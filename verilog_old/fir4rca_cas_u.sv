==> flow/design.v <==
module fir4rca_cas_u #(
    parameter w = 16
)(
    input clk, 
    input reset,
    input [w-1:0] a,
    output logic [w+1:0] s
);
    logic [w-1:0] ar;
    logic [w-1:0] br;
    logic [w-1:0] cr;
    logic [w-1:0] dr;
  logic [w-1:0] rca1_s;
  logic [w  :0] rca2_s; 
  logic [w+1:0] rca3_s;
  logic [w  :0] rc1;
  logic [w  :0] cr2;
  logic [w+1:0] rc2;
  logic [w+1:0] dr3;
  logic [w  :0] rca1_co;     
  logic [w+1:0] rca2_co;
  logic [w+2:0] rca3_co;
  logic [w+1:0] sum;
  always_comb begin
    rca1_co[0] = 0;
    for(int i=0; i<w; i++)
      {rca1_co[i+1],rca1_s[i]} = ar[i] + br[i] + rca1_co[i];
	  rc1 = {rca1_co[w],rca1_s};
  end
  always_comb begin
    rca2_co[0] = 0;
	cr2        = {1'b0,cr};
    for(int i=0; i<w+1; i++)
      {rca2_co[i+1],rca2_s[i]} = rc1[i] + cr2[i] + rca2_co[i];
	rc2 = {rca2_co[w+1],rca2_s};
  end
  always_comb begin    
    rca3_co[0] = 0;
	dr3        = {2'b0,dr};
    for(int i=0; i<w+2; i++)
      {rca3_co[i+1],rca3_s[i]} = rc2[i] + dr3[i] + rca3_co[i];
  end
  always_comb
    sum = rca3_s;
  always_ff @(posedge clk)			 
    if(reset) begin					 
	  ar <= 'b0;
	  br <= 'b0;
	  cr <= 'b0;
	  dr <= 'b0;
	  s  <= 'b0;
    end
    else begin					     
	  ar <= a;						 
	  br <= ar;
	  cr <= br;
	  dr <= cr;
	  s  <= sum; 
	end
endmodule
Step by step through the tools: fir4rca_cas_u
Tool output for the design above, in the order of the flow.
Line numbers count from 1 in the design file above.
Operators: Yosys type, input widths -> output width; for muxes data width and select width s.
Library cell names are shortened.
Not given: -

design
  top = fir4rca_cas_u
  clock = clk
  library = sky130hd
  timing corner = tt_025C_1v80

Elaborated design
Source: Yosys, flattened and elaborated, memories not mapped. Widths are those after wreduce; folded enables and synchronous resets count as part of the registers. Registers that Yosys merges into a memory's read port (data or address) are not register bits. Print and check cells do not count. Equal cells are merged and count once.

word-level totals
  bits in registers = 82
  output and inout port bits = 18
  bits of input ports = 18
  elaborated cells = 101

operators by class
  add/subtract/negate cells = 96

operators by type and width
  kind         number
  $add 1x1->2  50
  $add 2x1->2  45
  $add 1x1->1  1

Longest topological paths
Yosys ltp: most cells in a row. Word level: on the elaborated netlist, between registers, memories and ports. Mapped: between sequential cells and ports; inverters and the memories' decode and read muxes count.

logic depth
  depth after elaboration = 22
  ABC_AREA = 1
  gate-level depth with buffers = 27
  mapped depth without buffers = 27

Mapped cells and area
Yosys stat after the flow's synthesis: flattened, memories mapped to cells. It holds for the ABC_AREA given above (unset counts as 0); a run with the other value may have another netlist.

cell types
  cell type  number  total area (sq um)
  dfxtp_1    82      1.64E+03
  fa_1       46      920.883
  inv_1      99      371.606
  nor2_1     82      307.795
  clkbuf_8   8       110.106
  ha_1       3       37.536
  buf_6      1       11.261

mapped netlist
  area of sequential cells = 1641.6 sq um
  mapped area = 3400.8 sq um
  flip-flops = 82
  buffers = 9
  cells in the netlist = 321

Timing after synthesis
OpenSTA on the mapped netlist: ideal clock, no wires. The path of least setup slack (recovery checks aside). Input and output delay are each 20% of the period. Register names are those of the netlist, which keeps one name where synthesis merged equal registers.

path post-synthesis
  kind = register -> register
  from = register ar[0]
  to = register s[16]
  stages on the path = 22
  launch time at the first pin = 0.000 ns
  buffers on the path = 0
  slack = 3.716 ns
  setup time = 0.064 ns
  period = 11.5 ns
  data arrival time = 7.720 ns
  required time = 11.436 ns
  path delay = 7.784 ns
  period reached after synthesis = 7.784 ns

"path delay" is the arrival time less input delay plus setup time.
"stages on the path": output pins that drive a net of the path, with the launching flip-flop's if there is one; two outputs of one cell count as two.
"period reached after synthesis" is the clock period less the worst setup slack; recovery checks do not enter. This is arithmetic on one report: input and output delays are still those of the set period (20% each).
The rows between start and end are the longest chain of elaborated cells between them; the timing report does not say that the signal goes this way. Where chains are equally long, one stands for them.
A line is the first line of the expression or statement that the cell stems from. Yosys adds cells for indexed reads and writes and turns some case tables into memories.

on the way, post-synthesis
  cells stage by stage = dfxtp_1 ha_1 fa_1 fa_1 fa_1 fa_1 fa_1 fa_1 fa_1 fa_1 fa_1 fa_1 fa_1 fa_1 fa_1 fa_1 fa_1 fa_1 fa_1 fa_1 inv_1 nor2_1
  cells in the longest elaborated chain = 21
  elaborated cells between the ends (all ways) = 80
  RTL lines with such cells = 3
  those cells by class = 80 x add/sub

ends and longest elaborated chain, post-synthesis
  element          line  source
  start, declared  9     logic [w-1:0] ar;
  start, assigned  47    ar <= 'b0;
  start, assigned  54    ar <= a;
  $add 1x1->2      27    {rca1_co[i+1],rca1_s[i]} = ar[i] + br[i] + rca1_co[i];
  $add 2x1->2 x15  27
  $add 1x1->2      34    {rca2_co[i+1],rca2_s[i]} = rc1[i] + cr2[i] + rca2_co[i];
  $add 2x1->2      34
  $add 1x1->2      41    {rca3_co[i+1],rca3_s[i]} = rc2[i] + dr3[i] + rca3_co[i];
  $add 2x1->2      41
  $add 1x1->2      41
  end, assigned    51    s <= 'b0;
  end, assigned    58    s <= sum;
  end, declared    7     output logic [w+1:0] s

Some nets on the timed path still bear RTL names; the line given drives or declares the net.

nets with RTL names, path post-synthesis
  net         line
  rca3_s[16]  41

Path in the finished layout
From the final timing report of flow run 1: the path of least setup slack in the routed layout; clock arrival at registers is part of the times.

path post-layout
  kind = register -> register
  from = register ar[0]
  to = register s[16]
  setup time = 0.14 ns
  slack = 1.50 ns
  required time = 9.77 ns
  data arrival time = 8.27 ns
  stages on the path = 22
  buffers on the path = 0
  period = 9.58 ns
  launch time at the first pin = 0.33 ns

The rows between start and end are the longest chain of elaborated cells between them; the timing report does not say that the signal goes this way. Where chains are equally long, one stands for them.

on the way, post-layout
  cells stage by stage = dfxtp_1 ha_1 fa_1 fa_1 fa_1 fa_1 fa_1 fa_1 fa_1 fa_1 fa_1 fa_1 fa_1 fa_1 fa_1 fa_1 fa_1 fa_1 fa_1 fa_1 inv_1 nor2_1
  cells in the longest elaborated chain = 21
  elaborated cells between the ends (all ways) = 80
  RTL lines with such cells = 3
  those cells by class = 80 x add/sub

ends and longest elaborated chain, post-layout
  element          line  source
  start, declared  9     logic [w-1:0] ar;
  start, assigned  47    ar <= 'b0;
  start, assigned  54    ar <= a;
  $add 1x1->2      27    {rca1_co[i+1],rca1_s[i]} = ar[i] + br[i] + rca1_co[i];
  $add 2x1->2 x15  27
  $add 1x1->2      34    {rca2_co[i+1],rca2_s[i]} = rc1[i] + cr2[i] + rca2_co[i];
  $add 2x1->2      34
  $add 1x1->2      41    {rca3_co[i+1],rca3_s[i]} = rc2[i] + dr3[i] + rca3_co[i];
  $add 2x1->2      41
  $add 1x1->2      41
  end, assigned    51    s <= 'b0;
  end, assigned    58    s <= sum;
  end, declared    7     output logic [w+1:0] s

Some nets on the timed path still bear RTL names; the line given drives or declares the net.

nets with RTL names, path post-layout
  net         line
  rca3_s[16]  41

Lab notebook: fir4rca_cas_u

Module fir4rca_cas_u, platform sky130hd: 2 stored runs of the flow (Yosys, OpenROAD) with differing settings, in no particular order. Input and output delays are each 20% of the period that was set; the output load is 0.01 pF.
"reached clock period" means the clock period less the worst setup slack. The figure is calculated, with input and output delays left at 20% of the set period.
"time of the worst setup path" is the time allowed to the run's worst setup path (the clock period less input and output delay, where it has them) less its slack. Clock arrival times count: a late capture clock shortens it, a late launch clock lengthens it.
"total power of the final layout" is the tool's figure for a default switching activity; nothing was simulated.
A setting shown as - is not set for that run.

setting or result                        flow run 1            flow run 2
period_ns                                9.58                  9.61
CORE_UTILIZATION                         28                    40
PLACE_DENSITY                            0.52                  -
ABC_AREA                                 1                     -
CTS_CLUSTER_SIZE                         94                    -
CAP_MARGIN                               5                     20
MAX_ROUTING_LAYER                        met5                  -
CORE_MARGIN                              2                     2
SLEW_MARGIN                              20                    20
SETUP_SLACK_MARGIN                       -                     1.04
worst slack on setup checks (ns)         1.501                 1.494
total power of the final layout (µW)     795.3                 688.6
time of the worst setup path (ns)        8.08                  8.12
worst setup path type                    register -> register  register -> register
worst hold slack after layout (ns)       0.423                 0.463
standard-cell area after layout (sq um)  4121.4                3883.7
reached clock period (ns)                8.079                 8.116
post-synthesis cell area (sq um)         3400.8                3306.9
utilization of the finished layout (%)   34.6                  47.7
total negative slack (ns)                0.000                 0.000
overall die area (sq um)                 13042.8               9010.8
