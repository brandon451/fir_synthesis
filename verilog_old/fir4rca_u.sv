==> flow/design.v <==
module fir4rca_u #(parameter w=16)(
  input                      clk, 
                             reset,
  input         [w-1:0] a,
  output logic  [w+1:0] s);
  logic         [w-1:0] ar, br, cr, dr;
  logic         [w-1:0] rca1_s,  rca2_s; 
  logic         [w  :0] rca1_co, rca2_co;
  logic         [w+1:0] sum;
  always_comb begin
    rca1_co[0] = 0;
    for(int i=0; i<w; i++)
      {rca1_co[i+1],rca1_s[i]} = ar[i]+br[i]+rca1_co[i];
  end
  always_comb begin
    rca2_co[0] = 0;
    for(int i=0; i<w; i++)
      {rca2_co[i+1],rca2_s[i]} = cr[i]+dr[i]+rca2_co[i];
  end
  always_comb
    sum = {rca1_co[w],rca1_s} + {rca2_co[w],rca2_s};
  always_ff @(posedge clk)			 
    if(reset) begin					 
	  ar <= 'b0;
	  br <= 'b0;
	  cr <= 'b0;
	  dr <= 'b0;
	  s  <= 'b0;
    end
    else begin					     
	  ar <= a;						 
	  br <= ar;
	  cr <= br;
	  dr <= cr;
	  s  <= sum; 
	end
endmodule
Reports on fir4rca_u
What the tools print for fir4rca_u, step after step.
Line numbers count from 1 in the design file above.
Library cell names are shortened.
{"block": "inputs", "design": "fir4rca_u", "clock_port": "clk", "lib": "sky130hd", "corner": "tt_025C_1v80"}

Word level
Yosys after proc, flatten, opt, wreduce and memory -nomap, before mapping. Enables and synchronous resets that opt folds into registers are not counted as muxes. Memory bits, and registers merged into a memory's read port (data or address), are not among the register bits. Print and check cells are not counted. Equal cells are merged and count once.
{"block": "bits", "reg_bits": 82, "input_bits": 18, "out_inout_bits": 18, "word_cells": 68}
{"block": "op_classes", "addsub": 63}
{"block": "op_table", "cell": "1-bit by 1-bit adder with 2-bit output", "n": 32}
{"block": "op_table", "cell": "2-bit by 1-bit adder with 2-bit output", "n": 30}
{"block": "op_table", "cell": "17-bit by 17-bit adder with 18-bit output", "n": 1}

Depth
Yosys ltp: most cells in a row. Word level: on the elaborated netlist, between registers, memories and ports. Mapped: between sequential cells and ports; inverters and the memories' decode and read muxes count.
{"block": "depth", "word_depth": 17, "ABC_AREA": 0, "depth_mapped": 23, "mapped_depth_nobuf": 23}

Mapped cells and area
The flow's flattened synthesis, as Yosys stat reports it; memories are mapped. The netlist is that of the ABC_AREA named above (0 if unset); the other value can give another one.
Totals and module areas in this step are rounded.
{"block": "by_type", "cell": "dfxtp_1", "n": 82, "type_area_um2": 1.64E+03}
{"block": "by_type", "cell": "fa_1", "n": 31, "type_area_um2": 620.595}
{"block": "by_type", "cell": "inv_1", "n": 91, "type_area_um2": 341.578}
{"block": "by_type", "cell": "ha_1", "n": 19, "type_area_um2": 237.728}
{"block": "by_type", "cell": "nor2_1", "n": 62, "type_area_um2": 232.723}
{"block": "by_type", "cell": "nor2b_1", "n": 32, "type_area_um2": 200.192}
{"block": "by_type", "cell": "a21oi_1", "n": 14, "type_area_um2": 70.067}
{"block": "by_type", "cell": "mux2_1", "n": 6, "type_area_um2": 67.565}
{"block": "by_type", "cell": "a21o_1", "n": 6, "type_area_um2": 45.043}
{"block": "by_type", "cell": "clkbuf_1", "n": 10, "type_area_um2": 37.536}
{"block": "by_type", "cell": "nand2_1", "n": 7, "type_area_um2": 26.275}
{"block": "by_type", "cell": "xnor2_1", "n": 3, "type_area_um2": 26.275}
{"block": "by_type", "cell": "a211oi_2", "n": 2, "type_area_um2": 25.024}
{"block": "by_type", "cell": "o21ai_0", "n": 5, "type_area_um2": 25.024}
{"block": "by_type", "cell": "o211ai_4", "n": 1, "type_area_um2": 21.27}
{"block": "by_type", "cell": "o31ai_4", "n": 1, "type_area_um2": 21.27}
{"block": "by_type", "cell": "xor2_1", "n": 2, "type_area_um2": 17.517}
{"block": "by_type", "cell": "a211oi_1", "n": 2, "type_area_um2": 15.014}
Not listed: further types 25, cells in them 32.
{"block": "mapped", "stdcells": 408, "yosys_area_um2": 3926, "seqArea_um2": 1642, "flip_flops": 82, "n_buf": 11}

Timing after synthesis
OpenSTA on the mapped netlist: ideal clock, no wires. The path of least setup slack (recovery checks aside). Input and output delay are each 20% of the period. Register names are those of the netlist, which keeps one name where synthesis merged equal registers.
{"block": "synth_path", "kind": "register -> register", "startpoint": "register cr[0]", "endpoint": "register s[16]", "tclk_ns": 12.0, "setup_time_ns": 0.123, "t_first_pin_ns": 0.000, "arrival_time_ns": 7.133, "required_time_ns": 11.877, "slack_ns": 4.744, "path_delay_ns": 7.256, "driving_pins": 24, "path_buffers": 0, "synth_period_reached_ns": 7.256}
"path_delay_ns" is the arrival time less input delay plus setup time.
"driving_pins" counts driving pins, that of a launching flip-flop among them; a cell with two outputs on the path counts twice.
"synth_period_reached_ns" = period - worst setup slack (recovery checks aside). The figure is calculated, with input and output delays left at 20% of the set period.
Between the ends stands the longest chain of elaborated cells between them, by number of cells; it is not shown to be the way that was timed. Of several equally long chains one is given.
Each line given opens the expression or statement behind the cell; cells for indexed reads and writes are added by Yosys, which also makes memories of some case tables.
{"block": "synth_via", "cell_sequence": "dfxtp_1 > ha_1 > fa_1 > inv_1 > fa_1 > fa_1 > fa_1 > fa_1 > fa_1 > fa_1 > fa_1 > fa_1 > fa_1 > fa_1 > fa_1 > fa_1 > fa_1 > fa_1 > inv_1 > ha_1 > nand2_1 > nor2_1 > a221oi_1 > mux2_1", "elab_chain_cells": 17, "cells_between": 17, "cone_lines": 2, "cone_classes": "17 x add/sub"}
{"block": "synth_rtl", "element": "from (decl)", "line": 6, "source": "logic         [w-1:0] ar, br, cr, dr;"}
{"block": "synth_rtl", "element": "from (assign)", "line": 26, "source": "cr <= 'b0;"}
{"block": "synth_rtl", "element": "from (assign)", "line": 33, "source": "cr <= br;"}
{"block": "synth_rtl", "element": "1-bit by 1-bit adder with 2-bit output", "line": 18, "source": "{rca2_co[i+1],rca2_s[i]} = cr[i]+dr[i]+rca2_co[i];"}
{"block": "synth_rtl", "element": "2-bit by 1-bit adder with 2-bit output x15", "line": 18}
{"block": "synth_rtl", "element": "17-bit by 17-bit adder with 18-bit output", "line": 21, "source": "sum = {rca1_co[w],rca1_s} + {rca2_co[w],rca2_s};"}
{"block": "synth_rtl", "element": "to (assign)", "line": 28, "source": "s <= 'b0;"}
{"block": "synth_rtl", "element": "to (assign)", "line": 35, "source": "s <= sum;"}
{"block": "synth_rtl", "element": "to (decl)", "line": 5, "source": "output logic  [w+1:0] s);"}

Path in the finished layout
From the final timing report of job 1: the path of least setup slack in the routed layout; clock arrival at registers is part of the times.
{"block": "layout_path", "kind": "register -> register", "startpoint": "register cr[0]", "endpoint": "register s[16]", "tclk_ns": 5.28, "setup_time_ns": 0.11, "t_first_pin_ns": 0.33, "arrival_time_ns": 7.08, "required_time_ns": 5.50, "slack_ns": -1.58, "driving_pins": 24, "path_buffers": 0}
Between the ends stands the longest chain of elaborated cells between them, by number of cells; it is not shown to be the way that was timed. Of several equally long chains one is given.
{"block": "layout_via", "cell_sequence": "dfxtp_2 > ha_1 > fa_1 > inv_1 > fa_2 > fa_2 > fa_2 > fa_2 > fa_2 > fa_2 > fa_2 > fa_2 > fa_2 > fa_2 > fa_2 > fa_2 > fa_2 > fa_1 > inv_2 > ha_4 > nand2_2 > a21oi_1 > a221oi_2 > mux2_4", "elab_chain_cells": 17, "cells_between": 17, "cone_lines": 2, "cone_classes": "17 x add/sub"}
{"block": "layout_rtl", "element": "from (decl)", "line": 6, "source": "logic         [w-1:0] ar, br, cr, dr;"}
{"block": "layout_rtl", "element": "from (assign)", "line": 26, "source": "cr <= 'b0;"}
{"block": "layout_rtl", "element": "from (assign)", "line": 33, "source": "cr <= br;"}
{"block": "layout_rtl", "element": "1-bit by 1-bit adder with 2-bit output", "line": 18, "source": "{rca2_co[i+1],rca2_s[i]} = cr[i]+dr[i]+rca2_co[i];"}
{"block": "layout_rtl", "element": "2-bit by 1-bit adder with 2-bit output x15", "line": 18}
{"block": "layout_rtl", "element": "17-bit by 17-bit adder with 18-bit output", "line": 21, "source": "sum = {rca1_co[w],rca1_s} + {rca2_co[w],rca2_s};"}
{"block": "layout_rtl", "element": "to (assign)", "line": 28, "source": "s <= 'b0;"}
{"block": "layout_rtl", "element": "to (assign)", "line": 35, "source": "s <= sum;"}
{"block": "layout_rtl", "element": "to (decl)", "line": 5, "source": "output logic  [w+1:0] s);"}

Hand-over note for fir4rca_u

2 stored runs of fir4rca_u in the flow (synthesis by Yosys, layout by OpenROAD, sky130hd cells), in arbitrary order. Constraints: input delay and output delay 20% of the set period each, output load 0.01 pF.
"clock_period_reached_ns" = clock period - worst setup slack. The figure is calculated, with input and output delays left at 20% of the set period.
"worst_path_ns": the worst setup path's part of the clock period (all of it between registers, 20% less for each end at a port) less its slack. A launch clock that arrives late makes it longer, a capture clock that arrives late makes it shorter.
"power_uw" is the tool's figure for a default switching activity; nothing was simulated.
Measured values are rounded.

{"run": "job 1", "settings": { "period_ns": 5.28, "CORE_UTILIZATION": 28, "SETUP_SLACK_MARGIN": 0.72, "TNS_END_PERCENT": 60, "ABC_AREA": 0, "GPL_TIMING_DRIVEN": 1, "CTS_CLUSTER_DIAMETER": 205, "MIN_ROUTING_LAYER": "met2", "CAP_MARGIN": 20, "CORE_MARGIN": 2, "SLEW_MARGIN": 20 }, "results": { "worst_path_ns": 6.86, "worst_path_kind": "register -> register", "power_uw": 1599, "synthesis_area_um2": 3926, "hold_worst_slack_ns": 0.453, "setup_ws_ns": -1.580, "final_util_pct": 37.7, "clock_period_reached_ns": 6.860, "stdcell_area_um2": 5187, "die_um2": 14990, "setup_tns_ns": -6.536 }}
{"run": "job 2", "settings": { "period_ns": 7.16, "CORE_UTILIZATION": 50, "PLACE_DENSITY": 0.59, "CORE_MARGIN": 2, "CELL_PAD_IN_SITES_GLOBAL_PLACEMENT": 0, "TNS_END_PERCENT": 70, "GPL_ROUTABILITY_DRIVEN": 1, "CAP_MARGIN": 40, "MIN_ROUTING_LAYER": "met2", "MAX_ROUTING_LAYER": "met5", "SLEW_MARGIN": 20 }, "results": { "die_um2": 8578, "setup_tns_ns": 0.000, "stdcell_area_um2": 4711, "power_uw": 966.1, "hold_worst_slack_ns": 0.464, "clock_period_reached_ns": 6.892, "worst_path_ns": 6.89, "worst_path_kind": "register -> register", "synthesis_area_um2": 3926, "setup_ws_ns": 0.268, "final_util_pct": 61.6 }}

End of note.
