==> flow/design.v <==
module fir4rca #(
    parameter w = 16
)(
    input clk,
    input reset,
    input [w-1:0] a,
    output logic [w+1:0] s
);
    logic [w-1:0] ar;
    logic [w:0]     sum1;
    logic [w:0]     sum1r;
    logic [w+1:0]   sum2;
    logic [w+1:0]   sum2r;
    logic [w+1:0]   sum3;
      logic         [w:0] cla1_o,  cla2_o;
      logic         [w:0] rca1_co, rca2_co;
      logic         [w+1:0] sum;
    logic [w-1:0] p1;
    logic [w-1:0] g1;
    logic [w:0] c1;
    logic [w-1:0] cla1_s;
    logic [w:0] p2;
    logic [w:0] g2;
    logic [w+1:0] c2;
    logic [w:0] cr2;
    logic [w:0] cla2_s;
    logic [w+1:0]   dr3;
    logic [w+1:0] p3;
    logic [w+1:0] g3;
    logic [w+2:0] c3;
    logic [w+1:0]   cla3_s;
    always_comb begin
        c1[0] = 1'b0;
        for (int i=0; i<w; i++) begin
            p1[i] = ar[i] ^ a[i];
            g1[i] = ar[i] & a[i];
            c1[i+1] = g1[i] | ( p1[i] & c1[i] );
            cla1_s[i] = p1[i] ^ c1[i];
        end
        sum1 = {c1[w],cla1_s};
    end
    always_comb begin
        c2[0] = 1'b0;
        cr2 = {1'b0,a};
        for (int i=0; i<w+1; i++) begin
            p2[i] = cr2[i] ^ sum1r[i];
            g2[i] = cr2[i] & sum1r[i];
            c2[i+1] = g2[i] | ( p2[i] & c2[i] );
            cla2_s[i] = p2[i] ^ c2[i];
        end
        sum2 = {c2[w+1],cla2_s};
    end
    always_comb begin
        c3[0] = 1'b0;
        dr3 = {2'b00,a};
        for (int i=0; i<w+2; i++) begin
            p3[i] = sum2r[i] ^ dr3[i];
            g3[i] = sum2r[i] & dr3[i];
            c3[i+1] = g3[i] | ( p3[i] & c3[i] );
            cla3_s[i] = p3[i] ^ c3[i];
        end
    end
    always_comb begin
        sum = cla3_s;
    end
    always_ff @(posedge clk)			 
        if(reset) begin					 
            ar <= 'b0;
            sum1r <= 'b0;
            sum2r <= 'b0;
            s  <= 'b0;
        end
        else begin					     
            ar <= a;
            sum1r <= sum1;
            sum2r <= sum2;
            s  <= sum; 
        end
endmodule
---- Reports on fir4rca ----
The steps from the RTL of fir4rca to its reports follow in flow order.
Line numbers count from 1 in the design file above.
Operators carry their Yosys type and port widths (W data, S select, Z words).
Cell names lack the library's common part.
A cell with -- has no value.
set-up
  top ..................................... fir4rca
  clock port .............................. clk
  standard-cell library ................... sky130hd
  corner .................................. tt_025C_1v80

---- Word level ----
Yosys after proc, flatten, opt, wreduce and memory -nomap, before mapping. Enables and synchronous resets that opt folds into registers are not counted as muxes. Memory bits, and registers merged into a memory's read port (data or address), are not among the register bits. Print and check cells are not counted. Equal cells are merged and count once.
bit counts
  bits in registers ....................... 69
  bits of input ports ..................... 18
  output and inout bits ................... 18
  elaborated cells ........................ 240
cells by class
  bitwise logic cells ..................... 236
operators with widths
  operator       number
  $xor A1 B1 Y1  96
  $and A1 B1 Y1  95
  $or A1 B1 Y1   45

---- Longest topological paths ----
Depth = most cells in a row (Yosys ltp): at word level without a register or memory, in the mapped netlist without a sequential cell, where the memories' decode and read muxes count.
logic depth
  depth in word-level cells ............... 33
  ABC_AREA ................................ 0
  depth in mapped cells ................... 19
  gate-level depth less buffers ........... 19

---- Mapped cells and area ----
Yosys stat after the flow's synthesis: flattened, memories mapped to cells. It holds for the ABC_AREA given above (unset counts as 0); a run with the other value may have another netlist.
Totals and module areas in this step are rounded.
mapped netlist
  cells in the netlist .................... 199
  chip area (Yosys) ....................... 2,830 µm²
  sequential area ......................... 1,380 µm²
  flip-flop cells ......................... 69
  buffer cells ............................ 7
cell types
  type     number  total area (µm²)
  dfxtp_1  69      1.38E+03
  fa_1     45      900.864
  nor2b_1  65      406.64
  ha_1     5       62.56
  buf_2    6       30.029
  nor2_1   4       15.014
  buf_6    1       11.261
  inv_1    3       11.261
  xnor2_1  1       8.758

---- Worst setup path after synthesis ----
Path of least setup slack by OpenSTA after synthesis, without wires, with an ideal clock, recovery checks aside; 20% of the period is set as input and as output delay. Where synthesis merged equal registers, the netlist keeps one of their names.
timing path after synthesis
  kind .................................... input to register
  start ................................... in a[0]
  end ..................................... reg sum2r[16]
  period .................................. 9.26 ns
  external input delay .................... 1.852 ns
  setup time .............................. 0.118 ns
  launch time at the first pin ............ 1.852 ns
  arrival ................................. 8.084 ns
  required time ........................... 9.142 ns
  setup slack ............................. 1.058 ns
  delay of the path ....................... 6.350 ns
  driving pins on the path ................ 18
  buffers on the path ..................... 0
  period reached after synthesis .......... 8.202 ns
"delay of the path" = arrival - input delay + setup time.
"driving pins on the path": output pins that drive a net of the path, with the launching flip-flop's if there is one; two outputs of one cell count as two.
"period reached after synthesis" is the clock period less the worst setup slack; recovery checks do not enter. This is arithmetic on one report: input and output delays are still those of the set period (20% each).
Between the ends stands the longest chain of elaborated cells between them, by number of cells; it is not shown to be the way that was timed. Of several equally long chains one is given.
A line is the first line of the expression or statement that the cell stems from. Yosys adds cells for indexed reads and writes and turns some case tables into memories.
between the ends, after synthesis
  path through ............................ ha_1 fa_1 fa_1 fa_1 fa_1 fa_1 fa_1 fa_1 fa_1 fa_1 fa_1 fa_1 fa_1 fa_1 fa_1 fa_1 ha_1 nor2b_1
  cells in the longest elaborated chain ... 32
  elaborated cells between the ends (all ways) .. 32
  source lines of those cells ............. 3
  those cells by class .................... logic: 32
ends and longest elaborated chain, after synthesis
  what                line  text
  start: declaration  6     input [w-1:0] a,
  $and A1 B1 Y1       47    g2[i] = cr2[i] & sum1r[i];
  $and A1 B1 Y1       48    c2[i+1] = g2[i] | ( p2[i] & c2[i] );
  $or A1 B1 Y1        48
  $and A1 B1 Y1       48
  $or A1 B1 Y1        48
  $and A1 B1 Y1       48
  $or A1 B1 Y1        48
  [18 not listed]     --
  $and A1 B1 Y1       48
  $or A1 B1 Y1        48
  $and A1 B1 Y1       48
  $or A1 B1 Y1        48
  $and A1 B1 Y1       48
  $or A1 B1 Y1        48
  $xor A1 B1 Y1       49    cla2_s[i] = p2[i] ^ c2[i];
  end: assignment     70    sum2r <= 'b0;
  end: assignment     76    sum2r <= sum2;
  end: declaration    13    logic [w+1:0]   sum2r;
Some nets on the timed path still bear RTL names; the line given drives or declares the net.
named nets, after synthesis
  net         line
  cla2_s[16]  49

---- Timing after layout ----
Path of least setup slack in the final report of flow run 2 (OpenROAD, finished layout, wires in). Where an end is a register, its clock arrival counts in the times.
timing path after layout
  kind .................................... input to register
  start ................................... in a[0]
  end ..................................... reg s[17]
  period .................................. 5.22 ns
  external input delay .................... 1.04 ns
  setup time .............................. 0.13 ns
  launch time at the first pin ............ 1.04 ns
  arrival ................................. 6.93 ns
  required time ........................... 5.41 ns
  setup slack ............................. -1.52 ns
  driving pins on the path ................ 20
  buffers on the path ..................... 1
Between the ends stands the longest chain of elaborated cells between them, by number of cells; it is not shown to be the way that was timed. Of several equally long chains one is given.
between the ends, after layout
  path through ............................ buf_12 ha_4 fa_2 fa_2 fa_2 fa_2 fa_2 fa_2 fa_2 fa_2 fa_2 fa_2 fa_2 fa_2 fa_2 fa_2 fa_2 ha_4 xnor2_2 nor2_1
  cells in the longest elaborated chain ... 33
  elaborated cells between the ends (all ways) .. 33
  source lines of those cells ............. 3
  those cells by class .................... logic: 33
ends and longest elaborated chain, after layout
  what                line  text
  start: declaration  6     input [w-1:0] a,
  $and A1 B1 Y1       58    g3[i] = sum2r[i] & dr3[i];
  $and A1 B1 Y1       59    c3[i+1] = g3[i] | ( p3[i] & c3[i] );
  $or A1 B1 Y1        59
  $and A1 B1 Y1       59
  $or A1 B1 Y1        59
  $and A1 B1 Y1       59
  $or A1 B1 Y1        59
  [19 not listed]     --
  $or A1 B1 Y1        59
  $and A1 B1 Y1       59
  $or A1 B1 Y1        59
  $and A1 B1 Y1       59
  $or A1 B1 Y1        59
  $and A1 B1 Y1       59
  $xor A1 B1 Y1       60    cla3_s[i] = p3[i] ^ c3[i];
  end: assignment     71    s  <= 'b0;
  end: assignment     77    s  <= sum;
  end: declaration    7     output logic [w+1:0] s

fir4rca through Yosys and OpenROAD on sky130hd: 2 stored runs, unordered, with their settings and measured results. The constraints put input and output delay at 20% of the set period each and load the outputs with 0.01 pF.
"achieved clock period": clock period set for the run, less the worst setup slack. It is reckoned from that one timing run; input and output delays stay at 20% of the period that was set.
"time of the worst setup path" means the part of the period allowed to the worst setup path (the constraints hold back 20% at inputs and 20% at outputs) less its slack; where the path has registers, the arrival times of their clocks count too.
"total design power" rests on the timing tool's default activity at the inputs, not on a simulated workload.
Measured values are rounded.

---- flow run 1 ----
settings
  period_ns = 7.12
  CORE_UTILIZATION = 64
  SETUP_SLACK_MARGIN = 1.88
  PLACE_DENSITY = 0.39
  CORE_ASPECT_RATIO = 0.68
  CELL_PAD_IN_SITES_DETAIL_PLACEMENT = 1
  TNS_END_PERCENT = 65
  GPL_TIMING_DRIVEN = 1
  CTS_CLUSTER_DIAMETER = 304
  CAP_MARGIN = 20
  CORE_MARGIN = 2
  SLEW_MARGIN = 20
results
  unfinished; error DPL-0033 in placement

---- flow run 2 ----
settings
  period_ns = 5.22
  CORE_UTILIZATION = 56
  SETUP_SLACK_MARGIN = 1.31
  PLACE_DENSITY_LB_ADDON = 0.17
  CORE_ASPECT_RATIO = 0.98
  CORE_MARGIN = 3
  CELL_PAD_IN_SITES_DETAIL_PLACEMENT = 0
  TNS_END_PERCENT = 90
  ABC_AREA = 0
  GPL_ROUTABILITY_DRIVEN = 0
  CAP_MARGIN = 20
  SLEW_MARGIN = 20
results
  time of the worst setup path ............ 5.69 ns
  critical path kind ...................... input to register
  total die area .......................... 5,940 µm²
  smallest hold slack ..................... 0.507 ns
  setup TNS ............................... -17.2 ns
  synthesis area .......................... 2,830 µm²
  standard-cell area after routing ........ 3,670 µm²
  achieved clock period ................... 6.735 ns
  utilization of the finished layout ...... 78.8 %
  total design power ...................... 1,390 µW
  setup slack of the worst path ........... -1.52 ns
